==> flow/design.v <==
interface reg_map_if (
    input logic eim_clk,
    input logic fsm_clk
);
    logic         eim_rst;                 
    logic         rst;                     
    logic         fsm_rst_index;           
    logic         fsm_init_index;          
    logic         fsm_back_bias_index;     
    logic         fsm_flush_index;         
    logic         fsm_aed_read_index;      
    logic         fsm_exp_index;           
    logic         fsm_read_index;          
    logic         fsm_idle_index;          
    logic         ready_to_get_image;      
    logic         aed_ready_done;          
    logic         panel_stable_exist;      
    logic         exp_read_exist;          
    logic         reg_read_index;          
    logic [15:0]  reg_addr;                
    logic [15:0]  reg_data;                
    logic         reg_data_index;          
    logic [15:0]  reg_read_out;            
    logic         read_data_en;            
    logic [7:0]   state_led_ctr;           
    logic         reg_map_sel;             
    modport dut (
        input  eim_clk,
        input  eim_rst,
        input  fsm_clk,
        input  rst,
        input  fsm_rst_index,
        input  fsm_init_index,
        input  fsm_back_bias_index,
        input  fsm_flush_index,
        input  fsm_aed_read_index,
        input  fsm_exp_index,
        input  fsm_read_index,
        input  fsm_idle_index,
        input  ready_to_get_image,
        input  aed_ready_done,
        input  panel_stable_exist,
        input  exp_read_exist,
        input  reg_read_index,
        input  reg_addr,
        input  reg_data,
        input  reg_data_index,
        output reg_read_out,
        output read_data_en,
        output state_led_ctr,
        output reg_map_sel
    );
    modport tb (
        input  eim_clk,
        input  fsm_clk,
        output eim_rst,
        output rst,
        output fsm_rst_index,
        output fsm_init_index,
        output fsm_back_bias_index,
        output fsm_flush_index,
        output fsm_aed_read_index,
        output fsm_exp_index,
        output fsm_read_index,
        output fsm_idle_index,
        output ready_to_get_image,
        output aed_ready_done,
        output panel_stable_exist,
        output exp_read_exist,
        output reg_read_index,
        output reg_addr,
        output reg_data,
        output reg_data_index,
        input  reg_read_out,
        input  read_data_en,
        input  state_led_ctr,
        input  reg_map_sel
    );
    modport monitor (
        input eim_clk,
        input fsm_clk,
        input eim_rst,
        input rst,
        input fsm_rst_index,
        input fsm_init_index,
        input fsm_back_bias_index,
        input fsm_flush_index,
        input fsm_aed_read_index,
        input fsm_exp_index,
        input fsm_read_index,
        input fsm_idle_index,
        input ready_to_get_image,
        input aed_ready_done,
        input panel_stable_exist,
        input exp_read_exist,
        input reg_read_index,
        input reg_addr,
        input reg_data,
        input reg_data_index,
        input reg_read_out,
        input read_data_en,
        input state_led_ctr,
        input reg_map_sel
    );
endinterface
package reg_map_params_pkg;
    parameter real EIM_CLK_FREQ = 100.0e6;      
    parameter real FSM_CLK_FREQ = 20.0e6;       
    parameter real EIM_CLK_PERIOD = 10.0;       
    parameter real FSM_CLK_PERIOD = 50.0;       
    parameter int REG_ADDR_WIDTH = 16;          
    parameter int REG_DATA_WIDTH = 16;          
    parameter int REG_MEMORY_SIZE = 512;        
    typedef enum logic [2:0] {
        FSM_STATE_RESET     = 3'b000,
        FSM_STATE_INIT      = 3'b001,
        FSM_STATE_BACK_BIAS = 3'b010,
        FSM_STATE_FLUSH     = 3'b011,
        FSM_STATE_AED_READ  = 3'b100,
        FSM_STATE_EXPOSURE  = 3'b101,
        FSM_STATE_READ      = 3'b110,
        FSM_STATE_IDLE      = 3'b111
    } fsm_state_t;
    parameter int FSM_REG_STATE_LSB        = 0;    
    parameter int FSM_REG_READY_TO_GET_BIT = 3;    
    parameter int FSM_REG_AED_READY_BIT    = 4;    
    parameter int FSM_REG_EXP_READ_BIT     = 5;    
    parameter int FSM_REG_PANEL_STABLE_BIT = 6;    
    parameter int FSM_REG_RESERVED_BIT     = 7;    
    typedef enum logic [1:0] {
        REG_TRANS_IDLE  = 2'b00,
        REG_TRANS_WRITE = 2'b01,
        REG_TRANS_READ  = 2'b10
    } reg_trans_type_t;
    typedef struct packed {
        logic [15:0] addr;
        logic [15:0] data;
        logic        is_read;
        logic        valid;
    } reg_transaction_t;
endpackage
`timescale 1ns / 1ps
module spi_slave
		#(
			parameter int header 	= 2,		 
			parameter int payload 	= 8,       	 
			parameter int addrsz 	= 7,         
			parameter int pktsz    	= header + addrsz + payload		 
		)
		(
            input logic clk,                		 
		    input logic reset,              		 
			input logic SCLK,
			input logic SSB,
			input logic MOSI,
			output logic MISO,
			output logic spi_start_flag,
			input  logic [payload-1:0] read_data, 		 
			input  logic read_en,				    	 
			output logic [addrsz-1:0] reg_addr,  		 
			output logic addr_valid,					 
			output logic [payload-1:0] wr_data, 	     
			output logic wr_data_valid,           		     
			output logic rw_out			             
		);
	logic [2:0] dly_sclk;
	logic [2:0] dly_ss;
	logic [10:0] dly_mosi;
	logic [3:0] dly_read_en;
	logic [$clog2(pktsz):0] bitcnt;
	logic flag_rd;
	logic flag_wr;
	logic s_mosi;
	logic s_sclk;
	logic s_ssb;
	logic [addrsz-1:0] s_reg_addr;
	logic s_addr_valid;
	logic [5:0] dly_addr_valid;
	assign s_mosi = MOSI;
	assign s_sclk = SCLK;
    assign s_ssb = SSB;
	always_ff @ (posedge clk or posedge reset)
		begin
			if (reset)
				begin
					dly_sclk 	<= 3'b000;
					dly_ss   	<= 3'b111;
					dly_mosi 	<= 0;
					dly_read_en 	<= 4'b0000;
					dly_addr_valid <= 0;
				end
			else
				begin
					dly_sclk 	<= {dly_sclk[1:0], s_sclk};
					dly_ss   	<= {dly_ss[1:0], s_ssb};
					dly_mosi 	<= {dly_mosi[9:0], s_mosi};
					dly_read_en 	<= {dly_read_en[2:0], read_en};
					dly_addr_valid <= {dly_addr_valid[4:0], s_addr_valid};
				end
		end
	logic sclk_edge;
	logic sclk_rising_edge;
	logic sclk_falling_edge;
	logic spi_start;
	logic spi_end;
	logic spi_active;
	logic read_en_rising_edge;
	logic mosi_d;
	logic miso_d;
	logic [payload-1:0] s_miso;
	assign sclk_falling_edge = (dly_sclk[2:0]== 3'b110) ? 1'b1 : 1'b0;	 
	assign sclk_rising_edge = (dly_sclk[2:0]== 3'b001) ? 1'b1 : 1'b0;	 
		assign sclk_edge = sclk_falling_edge;
	assign spi_start = (dly_ss[2:0]== 3'b100) ? 1'b1 : 1'b0;          
	assign spi_end   = (dly_ss[2:0]== 3'b001) ? 1'b1 : 1'b0;       	 
	assign spi_active = ~dly_ss[1];
	assign read_en_rising_edge = (dly_addr_valid== 6'b001111) ? 1'b1 : 1'b0;			 
	assign mosi_d = dly_mosi[9];
	always_ff @(posedge clk, posedge reset)
	begin
		if (reset)
			bitcnt <= 0;
		else if (spi_start)
			bitcnt <= 0;
		else if (spi_active && sclk_falling_edge)
			bitcnt <= bitcnt + 1;
	end
	always_ff @(posedge clk, posedge reset)
	begin
		if (reset)
			flag_wr <= 1'b0;
		else if (spi_start || spi_end)
			flag_wr <= 1'b0;
		else if (spi_active && sclk_edge && bitcnt == 2'b00)
			flag_wr <= mosi_d;
	end
	always_ff @(posedge clk, posedge reset)
	begin
		if (reset)
			flag_rd <= 1'b0;
		else if (spi_start || spi_end)
			flag_rd <= 1'b0;
		else if (spi_active && sclk_edge && bitcnt == 2'b01)
			flag_rd <= mosi_d;
	end
	always_ff @(posedge clk, posedge reset)
	begin
		if (reset )
			s_reg_addr <= 0;
		else if (spi_start)
			s_reg_addr <= 0;
		else if (spi_active && sclk_rising_edge && bitcnt > 1 && bitcnt < (header+addrsz))
			s_reg_addr <= {s_reg_addr[addrsz-2:0], mosi_d };
	end
	assign reg_addr = (s_addr_valid==1'b1) ? s_reg_addr : 0;
	always_ff @(posedge clk, posedge reset)
	begin
		if (reset)
			wr_data <= 0;
		else if (spi_start)
			wr_data <= 0;
		else if (spi_active && sclk_edge && bitcnt > payload - 1 && flag_wr)
			wr_data <= {wr_data[payload-2:0], mosi_d};
	end
	always_ff @(posedge clk, posedge reset)
	begin
		if (reset)
			begin
				s_miso <= 0;
			end
		else if (read_en_rising_edge)
			begin
				s_miso <= read_data;
			end
		else if (spi_active && sclk_edge && bitcnt > (header+addrsz)-1 && dly_read_en[2])
			begin
				s_miso <= {s_miso[payload-2:0], 1'b0};
			end
		else if (dly_read_en== 3'b000)
				s_miso <= 0;
	end
	assign miso_d = (bitcnt > (header+addrsz)-1  && flag_rd) ? s_miso[payload-1] : 1'b0;
	assign MISO = miso_d;
	always_ff @(posedge clk, posedge reset)
	begin
		if (reset )
			s_addr_valid <= 1'b0;
		else if (spi_start || spi_end)
			s_addr_valid <= 1'b0;
		else if ((bitcnt >= (header+addrsz) - 1) && sclk_rising_edge)
			s_addr_valid <= 1'b1;
	end
	assign addr_valid = s_addr_valid;
	always_ff @(posedge clk, posedge reset)
	begin
		if (reset )
			wr_data_valid <= 1'b0;
		else if (spi_start || spi_end)
			wr_data_valid <= 1'b0;
		else if (bitcnt == pktsz -1 && sclk_edge && flag_wr)
			wr_data_valid <= 1'b1;
	end
	assign txdv = (bitcnt == pktsz -1 && flag_rd == 1) ? 1'b1 : 1'b0;
assign rw_out = (flag_rd) ? 1'b1 : 1'b0;
assign spi_start_flag = spi_start;
logic [15:0]	ila_addr;
assign ila_addr = ({spi_start,spi_end,reg_addr});
endmodule
-- Tool chain data of spi_slave
The steps from the RTL of spi_slave to its reports follow in flow order.
Line numbers count from 1 in the design file above.
A cell with - has no value.
- design top: spi_slave
- clock: clk
- standard-cell library: sky130hd
- timing corner: tt_025C_1v80

-- Word-level counts
Yosys after proc, flatten, opt, wreduce and memory -nomap, before mapping. Memory bits, and registers merged into a memory's read port (data or address), are not among the register bits. Print and check cells are not counted. Equal cells are merged and count once.
- bits in registers at 59
- input bits: 14
- output and inout port bits: 20
- word-level cells: 77
- $add $sub $neg at 1
- noted $lt $le $gt $ge: 5
- eq/ne operators at 7
- noted multiplexer cells: 25
- noted bitwise operators: 1
- noted reduce/logical cells: 25
- operator list (operator ; number):
    two-way mux 8 bit ; 5
    two-way mux 7 bit ; 3
    two-way mux 1 bit ; 15
    logical AND 1 bit ; 14
    nonzero test 2 bit ; 7
    two-way mux 6 bit ; 2
    equality test 3 x 1 -> 1 bit (second input constant) ; 2
    equality test 3 bit (second input constant) ; 2
    adder 6 x 1 -> 6 bit (second input constant) ; 1
    greater-than comparator 6 x 1 -> 1 bit (second input constant) ; 1
    equality test 6 x 1 -> 1 bit (second input constant) ; 1
    greater-than comparator 6 x 3 -> 1 bit (second input constant) ; 1
    >= comparator 6 x 4 -> 1 bit (second input constant) ; 1
    greater-than comparator 6 x 4 -> 1 bit (second input constant) ; 1
    < comparator 6 x 4 -> 1 bit (second input constant) ; 1
    equality test 6 x 4 -> 1 bit (second input constant) ; 1
    equality test 6 x 5 -> 1 bit (second input constant) ; 1
    zero test 6 bit ; 1
    zero test 4 bit ; 1
    nonzero test 3 bit ; 1
    logical OR 1 bit ; 1
    inverter 1 bit ; 1

-- Logic depth
Depth = most cells in a row (Yosys ltp): at word level without a register or memory, in the mapped netlist without a sequential cell, where the memories' decode and read muxes count.
- depth in word-level cells at 7
- ABC_AREA at 0
- noted mapped depth: 7

-- After synthesis
Yosys stat after the flow's synthesis: flattened, memories mapped to cells. It holds for the ABC_AREA given above (unset counts as 0); a run with the other value may have another netlist.
- mapped cells: 177
- chip area (Yosys) at 0.0022847 sq mm
- sequential area at 0.0014802 sq mm
- noted flip-flop cells: 59
- noted buffer cells: 4
- cells by type (cell type ; number):
    sky130_fd_sc_hd__dfrtp_1 ; 56
    sky130_fd_sc_hd__mux2i_1 ; 17
    sky130_fd_sc_hd__nor2_1 ; 24
    sky130_fd_sc_hd__and2_1 ; 14
    sky130_fd_sc_hd__dfstp_2 ; 3
    sky130_fd_sc_hd__a221o_1 ; 7
    sky130_fd_sc_hd__nand2_1 ; 13
    sky130_fd_sc_hd__ha_1 ; 3
    sky130_fd_sc_hd__nand4_1 ; 5
    sky130_fd_sc_hd__xnor2_1 ; 3
    sky130_fd_sc_hd__xor2_1 ; 3
    sky130_fd_sc_hd__a311oi_2 ; 1
    sky130_fd_sc_hd__inv_1 ; 4
    sky130_fd_sc_hd__and3_1 ; 2
    sky130_fd_sc_hd__and4bb_2 ; 1
    sky130_fd_sc_hd__nor3b_2 ; 1
    sky130_fd_sc_hd__nor4_2 ; 1
    sky130_fd_sc_hd__nor2_4 ; 1
Other cell types: 16; their cells: 18.

-- Path before layout
OpenSTA on the mapped netlist: ideal clock, no wires. The path of least setup slack (recovery checks aside). Input and output delay are each 20% of the period. Register names are those of the netlist, which keeps one name where synthesis merged equal registers.
- kind: register to register
- from: register bitcnt[0]
- to: register s_reg_addr[1]
- period at 1740 ps
- launch time at the first pin: 0 ps
- noted arrival time: 1657 ps
- noted path slack: -41 ps
- delay of the path: 1781 ps
- stages: 8
- buffers on the path at 1
- synthesis period reached at 1781 ps
"delay of the path" = arrival - input delay + setup time.
"stages" counts driving pins, that of a launching flip-flop among them; a cell with two outputs on the path counts twice.
"synthesis period reached" is the clock period less the worst setup slack; recovery checks do not enter. This is arithmetic on one report: input and output delays are still those of the set period (20% each).
The rows between start and end are the longest chain of elaborated cells between them; the timing report does not say that the signal goes this way. Where chains are equally long, one stands for them.
Each line given opens the expression or statement behind the cell; cells for indexed reads and writes are added by Yosys, which also makes memories of some case tables.
A register here has more assigning lines than the two given.
- cell sequence: sky130_fd_sc_hd__dfrtp_1 sky130_fd_sc_hd__inv_1 sky130_fd_sc_hd__ha_1 sky130_fd_sc_hd__nor2b_1 sky130_fd_sc_hd__o21ai_2 sky130_fd_sc_hd__or4_1 sky130_fd_sc_hd__buf_2 sky130_fd_sc_hd__mux2i_1
- length of the longest elaborated chain at 5
- RTL lines, path after synthesis (item ; RTL line ; source):
    start: declaration ; 170 ; logic [$clog2(pktsz):0] bitcnt;
    start: assignment ; 222 ; bitcnt <= 0;
    start: assignment ; 226 ; bitcnt <= bitcnt + 1;
    greater-than comparator 6 x 1 -> 1 bit ; 252 ; else if (spi_active && sclk_rising_edge && bitcnt > 1 && bitcnt < (header+addrsz))
    logical AND 1 bit (2 in a row) ; 252 ;
    two-way mux 7 bit ; 252 ;
    two-way mux 7 bit ; 250 ; else if (spi_start)
    end: assignment ; 249 ; s_reg_addr <= 0;
    end: assignment ; 253 ; s_reg_addr <= {s_reg_addr[addrsz-2:0], mosi_d };
    end: declaration ; 176 ; logic [addrsz-1:0] s_reg_addr;

-- Path in the finished layout
From the final timing report of run A: the path of least setup slack in the routed layout; clock arrival at registers is part of the times.
The report prints the path's times to 10 ps; the period is as set.
- kind: register to output
- from: register bitcnt[1]
- to: output MISO
- period at 2460 ps
- launch time at the first pin: 340 ps
- noted arrival time: 1560 ps
- noted path slack: 410 ps
- stages: 7
- buffers on the path at 1
The rows between start and end are the longest chain of elaborated cells between them; the timing report does not say that the signal goes this way. Where chains are equally long, one stands for them.
A register here has more assigning lines than the two given.
- cell sequence: sky130_fd_sc_hd__dfrtp_1 sky130_fd_sc_hd__inv_2 sky130_fd_sc_hd__ha_2 sky130_fd_sc_hd__nor2b_2 sky130_fd_sc_hd__o21ai_2 sky130_fd_sc_hd__and3_1 sky130_fd_sc_hd__buf_2
- length of the longest elaborated chain at 3
- RTL lines, path post-layout (item ; RTL line ; source):
    start: declaration ; 170 ; logic [$clog2(pktsz):0] bitcnt;
    start: assignment ; 222 ; bitcnt <= 0;
    start: assignment ; 226 ; bitcnt <= bitcnt + 1;
    greater-than comparator 6 x 4 -> 1 bit ; 282 ; assign miso_d = (bitcnt > (header+addrsz)-1 && flag_rd) ? s_miso[payload-1] : 1'b0;
    logical AND 1 bit ; 282 ;
    two-way mux 1 bit ; 282 ;
    end: declaration ; 156 ; output logic MISO,

Record of 2 stored runs of the RTL-to-layout flow on spi_slave, platform sky130hd. The runs are unordered. Constraints: input delay and output delay 20% of the set period each, output load 0.01 pF.
"achieved clock period": clock period set for the run, less the worst setup slack. It is reckoned from that one timing run; input and output delays stay at 20% of the period that was set.
"time used up by the worst setup path" = time allowed to the worst setup path (clock period - input delay - output delay, where it has them) - its slack; a late launch clock adds to it, a late capture clock takes from it.
By "total power after layout" is meant OpenSTA's value without simulated activity: inputs other than the clock are taken to toggle once in ten clock periods, and the tool carries that through the logic.
"time used up by the worst setup path" is given in steps of 10 ps.

Run A
Settings were period_ns = 2.46; CORE_UTILIZATION = 50; SETUP_SLACK_MARGIN = 0.32; PLACE_DENSITY_LB_ADDON = 0.14; CELL_PAD_IN_SITES_GLOBAL_PLACEMENT = 1; CTS_CLUSTER_SIZE = 32; MAX_ROUTING_LAYER = met4; CAP_MARGIN = 20; CORE_MARGIN = 2; SLEW_MARGIN = 20
- noted the synthesis area: 0.0022847 sq mm
- setup slack of the critical path at 412 ps
- die outline area: 0.0051258 sq mm
- standard-cell area after layout: 0.0029203 sq mm
- post-route utilization at 66.6%
- noted the worst hold slack: 344 ps
- time used up by the worst setup path at 1560 ps
- class of the worst setup path: register to output
- noted the achieved clock period: 2048 ps
- noted the total power after layout: 2.021 mW
- final setup TNS at 0 ps

Run B
Settings were period_ns = 1.28; CORE_UTILIZATION = 65; SETUP_SLACK_MARGIN = 0.02; PLACE_DENSITY_LB_ADDON = 0.14; CORE_ASPECT_RATIO = 0.82; CORE_MARGIN = 3; CELL_PAD_IN_SITES_DETAIL_PLACEMENT = 0; ABC_AREA = 0; GPL_TIMING_DRIVEN = 0; GPL_ROUTABILITY_DRIVEN = 1; CTS_CLUSTER_DIAMETER = 235; CAP_MARGIN = 5; MIN_ROUTING_LAYER = met2; MAX_ROUTING_LAYER = met4; SLEW_MARGIN = 20
- did not finish, clock tree synthesis stopped with DPL-0038
